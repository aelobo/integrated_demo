==> flow/design.v <==
`default_nettype none
module Synchronizer #(parameter WIDTH=1) (
    input clock,
    input [WIDTH-1:0] async,
    output reg [WIDTH-1:0] sync
);
    reg [WIDTH-1:0] temp;
    always @(posedge clock) begin
        temp <= async;
        sync <= temp;
    end
endmodule
module button_press_fsm (
    input               i_clock,
    input               reset,
    input               press_in,
    output reg          press_out
);
    reg state;
    parameter STATE_IDLE    = 1'b0;
    parameter STATE_PRESSED = 1'b1;
    always @(posedge i_clock) begin
        if (reset) begin
            state <= STATE_IDLE;
            press_out <= 1'b0;
        end
        else 
            case (state)
                STATE_IDLE: begin
                    if (press_in) begin
                        state <= STATE_PRESSED;
                        press_out <= 1'b0;
                    end
                    else begin
                        state <= STATE_IDLE;
                        press_out <= 1'b0;
                    end
                end
                STATE_PRESSED: begin
                    if (press_in) begin
                        state <= STATE_PRESSED;
                        press_out <= 1'b1;
                    end
                    else begin
                        state <= STATE_IDLE;
                        press_out <= 1'b0;
                    end
                end
                default: begin
                    state <= STATE_IDLE;
                    press_out <= 1'b0;
                end
            endcase
    end
endmodule
module depressed_fsm (
    input               i_clock,
    input               reset,
    input       [7:0]   press_in,
    output reg  [7:0]   press_out
);
    reg state;
    parameter STATE_IDLE    = 1'b0;
    parameter STATE_PRESSED = 1'b1;
    always @(posedge i_clock) begin
        if (reset) begin
            state <= STATE_IDLE;
            press_out <= 8'b0;
        end
        else 
            case (state)
                STATE_IDLE: begin
                    if (press_in[7:0] != 8'b0) begin
                        state <= STATE_PRESSED;
                        press_out <= press_in[7:0];
                    end
                    else begin
                        state <= STATE_IDLE;
                        press_out <= press_out[7:0];
                    end
                end
                STATE_PRESSED: begin
                    if (press_in[7:0] != 8'b0) begin
                        state <= STATE_PRESSED;
                        press_out <= press_out[7:0];
                    end
                    else begin
                        state <= STATE_IDLE;
                        press_out <= press_out[7:0];
                    end
                end
                default: begin
                    state <= STATE_IDLE;
                    press_out <= 8'b0;
                end
            endcase
    end
endmodule
module increment_fsm (
    input               clock,
    input               reset,
    input               turned,
    output reg          increment
);
    reg [2:0] state;
    parameter STATE_IDLE    = 3'd0;
    parameter STATE_1 = 3'd1;
    parameter STATE_2 = 3'd2;
    parameter STATE_3 = 3'd3;
    parameter STATE_4 = 3'd4;
    always @(posedge clock) begin
        if (reset) begin
            state <= STATE_IDLE;
            increment <= 1'b0;
        end
        else begin
            case(state)
                STATE_IDLE: begin
                    state <= (turned) ? STATE_1 : STATE_IDLE;
                    increment <= 1'b0;
                end
                STATE_1: begin
                    state <= STATE_2;
                    increment <= 1'b0;
                end
                STATE_2: begin
                    state <= STATE_3;
                    increment <= 1'b0;
                end
                STATE_3: begin
                    state <= STATE_4;
                    increment <= 1'b0;
                end
                STATE_4: begin
                    state <= STATE_IDLE;
                    increment <= 1'b1;
                end
            endcase
        end
    end
endmodule
module simple_fsm(
    input               clock,
    input               reset,
    input               button_sync,
    output reg          rotor_enable
);
    reg [1:0] state;
    parameter STATE_IDLE    = 3'd0;
    parameter STATE_HELD = 3'd1;
    parameter STATE_RELEASED = 3'd2;
    always @(posedge clock) begin
        if (reset) begin
            state <= STATE_IDLE;
            rotor_enable <= 1'b0;
        end
        else 
            case (state)
                STATE_IDLE: begin
                    if (button_sync) begin
                        state <= STATE_HELD;
                        rotor_enable <= 1'b0;
                    end
                    else begin
                        state <= STATE_IDLE;
                        rotor_enable <= 1'b0;
                    end
                end
                STATE_HELD: begin
                    if (!button_sync) begin
                        state <= STATE_RELEASED;
                        rotor_enable <= 1'b0;
                    end
                    else begin
                        state <= STATE_HELD;
                        rotor_enable <= 1'b1;
                    end
                end
                STATE_RELEASED: begin
                    state <= STATE_IDLE;
                    rotor_enable <= 1'b0;
                end
                default: begin
                    state <= STATE_IDLE;
                    rotor_enable <= 1'b0;
                end
            endcase
    end
endmodule
module button_fsm(
    input               clock,
    input               reset,
    input       [7:0]   button_sync,
    output reg  [7:0]   rotor_sel
);
    reg [3:0] state;
parameter STATE_0    = 3'd0;
parameter STATE_1    = 3'd1;
parameter STATE_2    = 3'd2;
parameter STATE_3    = 3'd3;
parameter STATE_4    = 3'd4;
parameter STATE_5    = 3'd5;
parameter STATE_6    = 3'd6;
parameter STATE_7    = 3'd7;
parameter STATE_IDLE = 3'd8;
    always @(posedge clock) begin
        if (reset) begin
            state <= STATE_IDLE;
            rotor_sel <= 8'b0;
        end else begin
            case (state)
                STATE_IDLE: begin
                    rotor_sel <= 8'b0;  
                    case (button_sync)
                        8'b0000_0001: begin rotor_sel[0] <= 1'b1; state <= STATE_0; end
                        8'b0000_0010: begin rotor_sel[1] <= 1'b1; state <= STATE_1; end
                        8'b0000_0100: begin rotor_sel[2] <= 1'b1; state <= STATE_2; end
                        8'b0000_1000: begin rotor_sel[3] <= 1'b1; state <= STATE_3; end
                        8'b0001_0000: begin rotor_sel[4] <= 1'b1; state <= STATE_4; end
                        8'b0010_0000: begin rotor_sel[5] <= 1'b1; state <= STATE_5; end
                        8'b0100_0000: begin rotor_sel[6] <= 1'b1; state <= STATE_6; end
                        8'b1000_0000: begin rotor_sel[7] <= 1'b1; state <= STATE_7; end
                        default: begin rotor_sel <= 8'b0; state <= STATE_IDLE; end
                    endcase
                end
                STATE_0, STATE_1, STATE_2, STATE_3, STATE_4, STATE_5, STATE_6, STATE_7: begin
                    if (button_sync == (8'b1 << state)) begin
                        rotor_sel <= 8'b0;
                        state <= STATE_IDLE;
                    end else if (button_sync != 8'b0) begin
                        rotor_sel <= 8'b0;
                        case (button_sync)
                            8'b0000_0001: begin rotor_sel[0] <= 1'b1; state <= STATE_0; end
                            8'b0000_0010: begin rotor_sel[1] <= 1'b1; state <= STATE_1; end
                            8'b0000_0100: begin rotor_sel[2] <= 1'b1; state <= STATE_2; end
                            8'b0000_1000: begin rotor_sel[3] <= 1'b1; state <= STATE_3; end
                            8'b0001_0000: begin rotor_sel[4] <= 1'b1; state <= STATE_4; end
                            8'b0010_0000: begin rotor_sel[5] <= 1'b1; state <= STATE_5; end
                            8'b0100_0000: begin rotor_sel[6] <= 1'b1; state <= STATE_6; end
                            8'b1000_0000: begin rotor_sel[7] <= 1'b1; state <= STATE_7; end
                            default: begin rotor_sel <= 8'b0; state <= STATE_IDLE; end
                        endcase
                    end
                end
            endcase
        end
    end
endmodule
module max_c7_inputs (
    input       [7:0]   button_sync,
    input       [7:0]   max_in,
    output reg  [7:0]   max_out   
);
    always @* begin
		case (button_sync[7:0])
			8'b0_0_0_0_0_0_0_1: max_out = 8'h30;
			8'b0_0_0_0_0_0_1_0: max_out = 8'h30;
			8'b0_0_0_0_0_1_0_0: max_out = 8'h30;
			8'b0_0_0_0_1_0_0_0: max_out = 8'h30;
			8'b0_0_0_1_0_0_0_0: max_out = 8'h30;
			8'b0_0_1_0_0_0_0_0: max_out = 8'h30;
            8'b0_1_0_0_0_0_0_0: max_out = 8'h30;
			8'b1_0_0_0_0_0_0_0: max_out = max_in;
			default: 			max_out = max_in;
		endcase
	end
endmodule
module max_c6_inputs (
    input       [7:0]   button_sync,
    input       [7:0]   max_in,
    output reg  [3:0]   max_out   
);
    always @* begin
		case (button_sync[7:0])
			8'b0_0_0_0_0_0_0_1: max_out = 8'h9;
			8'b0_0_0_0_0_0_1_0: max_out = 8'h9;
			8'b0_0_0_0_0_1_0_0: max_out = 8'h9;
			8'b0_0_0_0_1_0_0_0: max_out = 8'h9;
			8'b0_0_0_1_0_0_0_0: max_out = 8'h9;
			8'b0_0_1_0_0_0_0_0: max_out = 8'h9;
			8'b0_1_0_0_0_0_0_0: max_out = max_in;
            8'b1_0_0_0_0_0_0_0: max_out = 8'h9;
			default: 			max_out = max_in;
		endcase
	end
endmodule
module max_c5_inputs (
    input       [7:0]   button_sync,
    input       [7:0]   max_in,
    output reg  [7:0]   max_out   
);
    always @* begin
		case (button_sync[7:0])
			8'b0_0_0_0_0_0_0_1: max_out = 8'h30;
			8'b0_0_0_0_0_0_1_0: max_out = 8'h30;
			8'b0_0_0_0_0_1_0_0: max_out = 8'h30;
			8'b0_0_0_0_1_0_0_0: max_out = 8'h30;
			8'b0_0_0_1_0_0_0_0: max_out = 8'h30;
			8'b0_0_1_0_0_0_0_0: max_out = max_in;
			8'b0_1_0_0_0_0_0_0: max_out = 8'h30;
            8'b1_0_0_0_0_0_0_0: max_out = 8'h30;
			default: 			max_out = max_in;
		endcase
	end
endmodule
module max_c4_inputs (
    input       [7:0]   button_sync,
    input       [7:0]   max_in,
    output reg  [7:0]   max_out   
);
    always @* begin
		case (button_sync[7:0])
			8'b0_0_0_0_0_0_0_1: max_out = 8'h30;
			8'b0_0_0_0_0_0_1_0: max_out = 8'h30;
			8'b0_0_0_0_0_1_0_0: max_out = 8'h30;
			8'b0_0_0_0_1_0_0_0: max_out = 8'h30;
			8'b0_0_0_1_0_0_0_0: max_out = max_in;
			8'b0_0_1_0_0_0_0_0: max_out = 8'h30;
			8'b0_1_0_0_0_0_0_0: max_out = 8'h30;
            8'b1_0_0_0_0_0_0_0: max_out = 8'h30;
			default: 			max_out = max_in;
		endcase
	end
endmodule
module max_c3_inputs (
    input       [7:0]   button_sync,
    input       [7:0]   max_in,
    output reg  [3:0]   max_out   
);
    always @* begin
		case (button_sync[7:0])
			8'b0_0_0_0_0_0_0_1: max_out = 8'h9;
			8'b0_0_0_0_0_0_1_0: max_out = 8'h9;
			8'b0_0_0_0_0_1_0_0: max_out = 8'h9;
			8'b0_0_0_0_1_0_0_0: max_out = max_in;
			8'b0_0_0_1_0_0_0_0: max_out = 8'h9;
			8'b0_0_1_0_0_0_0_0: max_out = 8'h9;
			8'b0_1_0_0_0_0_0_0: max_out = 8'h9;
            8'b1_0_0_0_0_0_0_0: max_out = 8'h9;
			default: 			max_out = max_in;
		endcase
	end
endmodule
module max_c2_inputs (
    input       [7:0]   button_sync,
    input       [7:0]   max_in,
    output reg  [7:0]   max_out   
);
    always @* begin
		case (button_sync[7:0])
			8'b0_0_0_0_0_0_0_1: max_out = 8'h30;
			8'b0_0_0_0_0_0_1_0: max_out = 8'h30;
			8'b0_0_0_0_0_1_0_0: max_out = max_in;
			8'b0_0_0_0_1_0_0_0: max_out = 8'h30;
			8'b0_0_0_1_0_0_0_0: max_out = 8'h30;
			8'b0_0_1_0_0_0_0_0: max_out = 8'h30;
			8'b0_1_0_0_0_0_0_0: max_out = 8'h30;
            8'b1_0_0_0_0_0_0_0: max_out = 8'h30;
			default: 			max_out = max_in;
		endcase
	end
endmodule
module max_c1_inputs (
    input       [7:0]   button_sync,
    input       [7:0]   max_in,
    output reg  [7:0]   max_out   
);
    always @* begin
		case (button_sync[7:0])
			8'b0_0_0_0_0_0_0_1: max_out = 8'h30;
			8'b0_0_0_0_0_0_1_0: max_out = max_in;
			8'b0_0_0_0_0_1_0_0: max_out = 8'h30;
			8'b0_0_0_0_1_0_0_0: max_out = 8'h30;
			8'b0_0_0_1_0_0_0_0: max_out = 8'h30;
			8'b0_0_1_0_0_0_0_0: max_out = 8'h30;
			8'b0_1_0_0_0_0_0_0: max_out = 8'h30;
            8'b1_0_0_0_0_0_0_0: max_out = 8'h30;
			default: 			max_out = max_in;
		endcase
	end
endmodule
module max_c0_inputs (
    input       [7:0]   button_sync,
    input       [7:0]   max_in,
    output reg  [3:0]   max_out   
);
    always @* begin
		case (button_sync[7:0])
			8'b0_0_0_0_0_0_0_1: max_out = max_in;
			8'b0_0_0_0_0_0_1_0: max_out = 8'h9;
			8'b0_0_0_0_0_1_0_0: max_out = 8'h9;
			8'b0_0_0_0_1_0_0_0: max_out = 8'h9;
			8'b0_0_0_1_0_0_0_0: max_out = 8'h9;
			8'b0_0_1_0_0_0_0_0: max_out = 8'h9;
			8'b0_1_0_0_0_0_0_0: max_out = 8'h9;
            8'b1_0_0_0_0_0_0_0: max_out = 8'h9;
			default: 			max_out = max_in;
		endcase
	end
endmodule
# Tool chain data of button_fsm
# The steps from the RTL of button_fsm to its reports follow in flow order.
# Line numbers count from 1 in the design file above.
# Cell names lack the library's common part.
# A cell with n/a has no value.
# inputs
top_module,button_fsm
clock_port,clock
library,sky130hd
corner,tt_025C_1v80

# Word level
# Source: Yosys, flattened and elaborated, memories not mapped. Widths are those after wreduce. Registers that Yosys merges into a memory's read port (data or address) are not register bits. Print and check cells do not count. Equal cells are merged and count once.
# bits
elab_cells,68
in_bits,10
register_bits,12
# op_classes
eq_ne,17
n_mux,36
reduce_logical,5
n_shift,1
# op_table
op,count
two-way mux 1 bit,24
case mux 3 bit (select 7 bit),1
equality test 4 x 3 -> 1 bit with constant B,4
case mux 1 bit (select 2 bit),8
<< shifter 1 x 4 -> 8 bit with constant A,1
equality test 4 x 2 -> 1 bit with constant B,2
equality test 8 x 1 -> 1 bit with constant B,1
equality test 8 x 2 -> 1 bit with constant B,1
equality test 8 x 3 -> 1 bit with constant B,1
equality test 8 x 4 -> 1 bit with constant B,1
equality test 8 x 5 -> 1 bit with constant B,1
equality test 8 x 6 -> 1 bit with constant B,1
equality test 8 x 7 -> 1 bit with constant B,1
equality test 8 bit,1
equality test 8 bit with constant B,1
nonzero test 8 bit,1
case mux 4 bit (select 2 bit),1
two-way mux 4 bit,2
OR reduction 7 bit,1
equality test 4 x 1 -> 1 bit with constant B,1
zero test 4 bit,1
!= test 3 bit with constant B,1
AND reduction 2 bit,1
nonzero test 2 bit,1

# Longest topological paths
# Longest topological path by Yosys (ltp), each cell counted once; first at word level (registers and memories cut), then after technology mapping (sequential cells cut; the memories' decode and read muxes count).
# depth
ltp_word,5
ABC_AREA,0
depth_mapped,7
mapped_depth_nobuf,6

# Synthesis result
# Source: synth_stat.txt of the flow (Yosys; design flattened, memories mapped). It holds for the ABC_AREA given above (unset counts as 0); a run with the other value may have another netlist.
# Totals and module areas in this step are rounded.
# synth_totals
sequential_area_um2,380.4
synth_area_um2,1196
cells,141
buf_cells,9
ff_cells,19
# types
type,count,area_total_um2
dfxtp_1,19,380.365
nand2_1,23,86.333
o31ai_1,6,45.043
nand3_1,8,40.038
o21ai_1,7,35.034
nor2_1,9,33.782
buf_2,6,30.029
mux2_4,2,30.029
o21ai_0,6,30.029
o2bb2ai_4,1,27.526
nor4b_1,3,26.275
nand4_4,1,21.27
nor4_4,1,21.27
and3_1,3,18.768
nor4_1,3,18.768
a22o_1,2,17.517
nand4b_1,2,17.517
o41ai_1,2,17.517
# Other cell types: 31; their cells: 37.

# Path before layout
# Source: OpenSTA report_checks on the synthesized netlist (no wires, ideal clock, input and output delay 20% of the period each), path of least setup slack; recovery checks are left aside. Register names are those of the netlist, which keeps one name where synthesis merged equal registers.
# synth_timing
path_type,input to register
from,input port button_sync[5]
to,register rotor_sel[4]
path_buffers,2
t_first_pin_ns,0.422
path_slack_ns,0.295
delay_ns,1.393
input_delay_ns,0.422
stages,6
period_ns,2.11
t_arrival_ns,1.698
period_less_setup_slack_ns,1.815
# "delay_ns" = arrival - input delay + setup time.
# "stages" counts driving pins, that of a launching flip-flop among them; a cell with two outputs on the path counts twice.
# "period_less_setup_slack_ns" is the clock period less the worst setup slack; recovery checks do not enter. This is arithmetic on one report: input and output delays are still those of the set period (20% each).
# Between the ends stands the longest chain of elaborated cells between them, by number of cells; it is not shown to be the way that was timed. Of several equally long chains one is given.
# Each line given opens the expression or statement behind the cell; cells for indexed reads and writes are added by Yosys, which also makes memories of some case tables.
# At most two assigning lines are given for a register; there are more.
# synth_via
path_cell_list,buf_2 -> nor4_1 -> buf_2 -> a21oi_1 -> a22o_1 -> a32o_1
elab_chain_len,5
cone_cells,9
classes_between,3 x eq/ne; 4 x mux; 2 x reduce/logical
# synth_lines
element,line_no,text
start: declaration,193,"input       [7:0]   button_sync,"
equality test 8 x 5 -> 1 bit,232,case (button_sync)
two-way mux 1 bit,232,
two-way mux 1 bit,230,end else if (button_sync != 8'b0) begin
two-way mux 1 bit,227,if (button_sync == (8'b1 << state)) begin
case mux 1 bit (select 2 bit),211,case (state)
end: assignment,209,rotor_sel <= 8'b0;
end: assignment,213,rotor_sel <= 8'b0;
end: declaration,194,output reg  [7:0]   rotor_sel

# Worst path after layout
# From the final timing report of stored run 1: the path of least setup slack in the routed layout; clock arrival at registers is part of the times.
# layout_timing
path_type,input to register
from,input port button_sync[7]
to,register (no name shown)
stages,7
input_delay_ns,0.57
path_buffers,2
path_slack_ns,0.71
t_first_pin_ns,0.57
t_arrival_ns,2.26
period_ns,2.85
# layout_via
path_cell_list,clkdlybuf4s50_1 -> buf_4 -> a211o_1 -> nand3_1 -> nand4_4 -> nor2_2 -> o31ai_1
# layout_lines
element,line_no,text
start: declaration,193,"input       [7:0]   button_sync,"
# Chain of elaborated cells between the ends: none given.

# Measured data: module button_fsm, platform sky130hd, 2 stored runs of the flow under differing settings, order arbitrary. Input and output delays are each 20% of the period that was set; the output load is 0.01 pF.
# "clock_period_reached_ns": clock period set for the run, less the worst setup slack. It is reckoned from that one timing run; input and output delays stay at 20% of the period that was set.
# "worst_path_time_ns" means the part of the period allowed to the worst setup path (the constraints hold back 20% at inputs and 20% at outputs) less its slack; where the path has registers, the arrival times of their clocks count too.
# "totalPower_w" rests on the timing tool's default activity at the inputs, not on a simulated workload.
# The results are shown rounded.
# Settings: - = not set for that run.
item,stored run 1,stored run 2
period_ns,2.85,2.03
CORE_UTILIZATION,32,40
SETUP_SLACK_MARGIN,0.66,0.5
PLACE_DENSITY,0.65,-
CORE_MARGIN,2,2
CELL_PAD_IN_SITES_GLOBAL_PLACEMENT,2,-
GPL_TIMING_DRIVEN,0,-
CTS_CLUSTER_SIZE,82,-
CAP_MARGIN,30,20
SLEW_MARGIN,20,20
ys_area_um2,1196,1196
worst_path_time_ns,1.57,1.92
timing.worst_path_kind,input to register,register to register
worst_hold_slack_ns,0.451,0.448
design.die.area_um2,4243,3444
totalPower_w,0.0005357,0.0007134
clock_period_reached_ns,2.138,1.920
worst_setup_slack_ns,0.712,0.110
final_setup_tns_ns,0.000,0.000
finalUtil_frac,0.413,0.667
cell_area_final_um2,1501,1871
